==> flow/design.v <==
module PM_counter (
	clk_i,
	 membus_read_req_i,
	 membus_write_req_i,
	 membus_addr_i,
	 membus_data_o,
	 membus_data_i,
	 pm_input, 
	 pm_latch,
	 dbg_counting
);
parameter membus_address = 8'h10;
input clk_i;
input membus_read_req_i, membus_write_req_i;
input [6:0] membus_addr_i;
input [7:0] membus_data_i;
input pm_input;
input pm_latch;
output reg [7:0] membus_data_o = 8'hZZ;
output reg dbg_counting;
reg [31:0] counter_val = 32'b0;
reg [31:0] latched_val = 32'b0;
reg pm_latch_ED = 1'b0;
always @(posedge clk_i) begin
	if (membus_read_req_i) begin
		if (membus_addr_i == membus_address) begin
			membus_data_o <= latched_val[7:0];
		end else if (membus_addr_i == membus_address + 1) begin
			membus_data_o <= latched_val[15:8];
		end else if (membus_addr_i == membus_address + 2) begin
			membus_data_o <= latched_val[23:16];
		end else if (membus_addr_i == membus_address + 3) begin
			membus_data_o <= latched_val[31:24];
		end else begin
			membus_data_o <= 8'hZZ;
		end
	end else begin
		membus_data_o <= 8'hZZ;
	end
	if ( pm_latch && !pm_latch_ED ) begin
		latched_val <= counter_val;
		if (!pm_input) begin
			counter_val <= 32'b1;
		end else begin
			counter_val <= 32'b0;
		end
	end else if ( !pm_input ) begin
		counter_val <= counter_val + 1;
	end
	if (!pm_input) begin
		dbg_counting <= 1;
	end else begin
		dbg_counting <= 0;
	end
	pm_latch_ED <= pm_latch;
end
endmodule
==> Step by step through the tools: PM_counter <==
The steps from the RTL of PM_counter to its reports follow in flow order.
Lines are those of the file above, counted from 1.
Operators carry their Yosys type and port widths (W data, S select, Z words).
Cell names lack the library's common part.
{ "design": {"design": "PM_counter", "clk_port": "clk_i", "library": "sky130hd", "corner": "tt_025C_1v80"} }

==> Word level <==
Counts by Yosys on the flattened word-level netlist (proc, flatten, opt, wreduce; memories kept). Register bits leave out memories and registers merged into their read ports (data or address). Print and check cells are left out.
{ "word_totals": {"wordCells": 22, "ff_bits": 74} }
{ "op_classes": {"reduce_and_logical": 2, "mux": 9, "eq_ne": 5, "n_addsub": 1} }
{ "ops": {"columns": ["cell", "count"], "rows": [
  ["$mux W32", 2],
  ["$mux W8", 5],
  ["$add A32 B1 Y32 const B", 1],
  ["$eq A7 B5 Y1 const B", 4],
  ["$ne A2 B1 Y1 const B", 1],
  ["$mux W1", 2],
  ["$logic_and A1 B1 Y1", 1],
  ["$logic_not A1 Y1", 1]
]} }

==> Logic depth <==
Depth = most cells in a row (Yosys ltp): at word level without a register or memory, in the mapped netlist without a sequential cell, where the memories' decode and read muxes count.
{ "depth": {"word_depth": 6, "abc_area": 0, "depth_mapped": 7} }

==> Mapped cells and area <==
The flow's flattened synthesis, as Yosys stat reports it; memories are mapped. The netlist is that of the ABC_AREA named above (0 if unset); the other value can give another one.
The area totals of this step are shown rounded.
{ "synth_totals": {"seq_area_mm2": 0.002122, "buffers": 14, "synth_area_mm2": 0.003326, "ffs": 74, "stdcells": 266} }
{ "by_type": {"columns": ["type", "count", "area_total_um2"], "rows": [
  ["edfxtp_1", 64, 1.92E+03],
  ["dfxtp_1", 10, 200.192],
  ["a21oi_1", 20, 100.096],
  ["mux2_2", 8, 90.086],
  ["xnor2_1", 10, 87.584],
  ["o41ai_1", 9, 78.826],
  ["nand2b_1", 11, 68.816],
  ["nor2_1", 17, 63.811],
  ["nand3_1", 11, 55.053],
  ["or4_1", 7, 52.55],
  ["o22ai_1", 8, 50.048],
  ["o31ai_1", 6, 45.043],
  ["nand4_1", 7, 43.792],
  ["clkbuf_1", 10, 37.536],
  ["nand2_1", 10, 37.536],
  ["nor4_1", 6, 37.536],
  ["or3_1", 6, 37.536],
  ["and4_1", 4, 35.034]
]} }
Not listed: further types 22, cells in them 42.

==> Path before layout <==
OpenSTA on the mapped netlist: ideal clock, no wires. The path of least setup slack (recovery checks aside). Input and output delay are each 20% of the period. Register names are those of the netlist, which keeps one name where synthesis merged equal registers.
{ "synth_timing": {"path_type": "input to register", "from": "input pm_latch", "to": "register latched_val[0]", "t_required_ns": 2.641, "arrival_time_ns": 2.313, "setup_slack_ns": 0.329, "clock_period_ns": 3.05, "path_stages": 5, "delay_ns": 2.112, "period_less_setup_slack_ns": 2.721} }
"delay_ns" = arrival - input delay + setup time.
"path_stages": output pins that drive a net of the path, with the launching flip-flop's if there is one; two outputs of one cell count as two.
"period_less_setup_slack_ns" is the clock period less the worst setup slack; recovery checks do not enter. This is arithmetic on one report: input and output delays are still those of the set period (20% each).
The rows between start and end are the longest chain of elaborated cells between them; the timing report does not say that the signal goes this way. Where chains are equally long, one stands for them.
Each line given opens the expression or statement behind the cell; cells for indexed reads and writes are added by Yosys, which also makes memories of some case tables.
{ "synth_between": {"cell_sequence": "nand2b_1 > clkbuf_1 > inv_1 > clkbuf_1 > buf_1", "elab_chain_cells": 1, "cone_cells": 1, "classes_between": "1 x reduce/logical"} }
{ "synth_lines": {"columns": ["item", "line_no", "text"], "rows": [
  ["start, declared", 18, "input pm_latch;"],
  ["$logic_and A1 B1 Y1", 40, "if ( pm_latch && !pm_latch_ED ) begin"],
  ["end, assigned", 41, "latched_val <= counter_val;"],
  ["end, declared", 22, "reg [31:0] latched_val = 32'b0;"]
]} }

==> Timing after layout <==
Path of least setup slack in the final report of run 1 (OpenROAD, finished layout, wires in). Where an end is a register, its clock arrival counts in the times.
{ "layout_timing": {"path_type": "register to register", "from": "register counter_val[0]", "to": "register counter_val[26]", "clock_period_ns": 3.68, "setup_slack_ns": 1.27, "path_stages": 6, "arrival_time_ns": 2.59, "t_required_ns": 3.86} }
The rows between start and end are the longest chain of elaborated cells between them; the timing report does not say that the signal goes this way. Where chains are equally long, one stands for them.
A register here has more assigning lines than the two given.
{ "layout_between": {"cell_sequence": "edfxtp_1 > ha_1 > nand3_2 > or4_4 > or4_1 > a21oi_1", "elab_chain_cells": 3, "cone_cells": 3, "classes_between": "1 x add/sub; 2 x mux"} }
{ "layout_lines": {"columns": ["item", "line_no", "text"], "rows": [
  ["start, declared", 21, "reg [31:0] counter_val = 32'b0;"],
  ["start, assigned", 43, "counter_val <= 32'b1;"],
  ["start, assigned", 48, "counter_val <= counter_val + 1;"],
  ["$add A32 B1 Y32", 48, null],
  ["$mux W32", 47, "end else if ( !pm_input ) begin"],
  ["$mux W32", 40, "if ( pm_latch && !pm_latch_ED ) begin"],
  ["end, assigned", 43, null],
  ["end, assigned", 48, null],
  ["end, declared", 21, null]
]} }

==> results <==
Record of 2 stored runs of the RTL-to-layout flow on PM_counter, platform sky130hd. The runs are unordered. Constraints: input delay and output delay 20% of the set period each, output load 0.01 pF.
"timing.worst_path_ns" is the time allowed to the run's worst setup path (the clock period less input and output delay, where it has them) less its slack. Clock arrival times count: a late capture clock shortens it, a late launch clock lengthens it.
"final_power_uw" rests on the timing tool's default activity at the inputs, not on a simulated workload.
Measured values are rounded.

Run 1
==> flow/run.sh <==
#!/bin/bash
# the make line also repeats the synthesis and layout settings of config.mk as NAME=value (left out here)
make -C /OpenROAD-flow-scripts/flow DESIGN_CONFIG=/design/flow/config.mk WORK_HOME=/design/flow/orfs CLKGATE_MAP_FILE= finish
==> flow/config.mk <==
export PLATFORM = sky130hd
export DESIGN_NAME = PM_counter
export DESIGN_NICKNAME = PM_counter
export VERILOG_FILES = /design/flow/design.v
export SDC_FILE = /design/flow/constraint.sdc
export NUM_CORES = 4
export LEC_CHECK = 0
export CAP_MARGIN = 20
export CORE_MARGIN = 2
export CORE_UTILIZATION = 18
export CTS_CLUSTER_SIZE = 55
export MAX_ROUTING_LAYER = met5
export SLEW_MARGIN = 0
==> flow/constraint.sdc <==
create_clock -name core_clock -period 3.68 [get_ports {clk_i}]
set_input_delay 0.7360 -clock core_clock [delete_from_list [all_inputs] [get_ports {clk_i}]]
set_output_delay 0.7360 -clock core_clock [all_outputs]
set_load 0.01 [all_outputs]

==> results of run 1, as JSON <==
{
  "fin_util_pct": 22.5,
  "timing.worst_path_ns": 2.41,
  "worst_path_kind": "register to register",
  "die_mm2": 0.01958,
  "synth_area_mm2": 0.003326,
  "setup_ws_ns": 1.274,
  "fin_hold_ws_ns": 0.527,
  "final_power_uw": 2109,
  "final_setup_tns_ns": 0.000
}

Run 2
==> flow/run.sh <==
#!/bin/bash
# the make line also repeats the synthesis and layout settings of config.mk as NAME=value (left out here)
make -C /OpenROAD-flow-scripts/flow DESIGN_CONFIG=/design/flow/config.mk WORK_HOME=/design/flow/orfs CLKGATE_MAP_FILE= finish
==> flow/config.mk <==
export PLATFORM = sky130hd
export DESIGN_NAME = PM_counter
export DESIGN_NICKNAME = PM_counter
export VERILOG_FILES = /design/flow/design.v
export SDC_FILE = /design/flow/constraint.sdc
export NUM_CORES = 4
export LEC_CHECK = 0
export ABC_AREA = 1
export CAP_MARGIN = 20
export CORE_ASPECT_RATIO = 0.63
export CORE_MARGIN = 7
export CORE_UTILIZATION = 65
export CTS_CLUSTER_DIAMETER = 347
export MAX_ROUTING_LAYER = met5
export SLEW_MARGIN = 20
==> flow/constraint.sdc <==
create_clock -name core_clock -period 2.14 [get_ports {clk_i}]
set_input_delay 0.4280 -clock core_clock [delete_from_list [all_inputs] [get_ports {clk_i}]]
set_output_delay 0.4280 -clock core_clock [all_outputs]
set_load 0.01 [all_outputs]

==> results of run 2, as JSON <==
{
  "fin_util_pct": 78.5,
  "timing.worst_path_ns": 1.76,
  "worst_path_kind": "register to register",
  "die_mm2": 0.00786,
  "synth_area_mm2": 0.003592,
  "setup_ws_ns": 0.379,
  "fin_hold_ws_ns": 0.478,
  "final_power_uw": 3269,
  "final_setup_tns_ns": 0.000
}
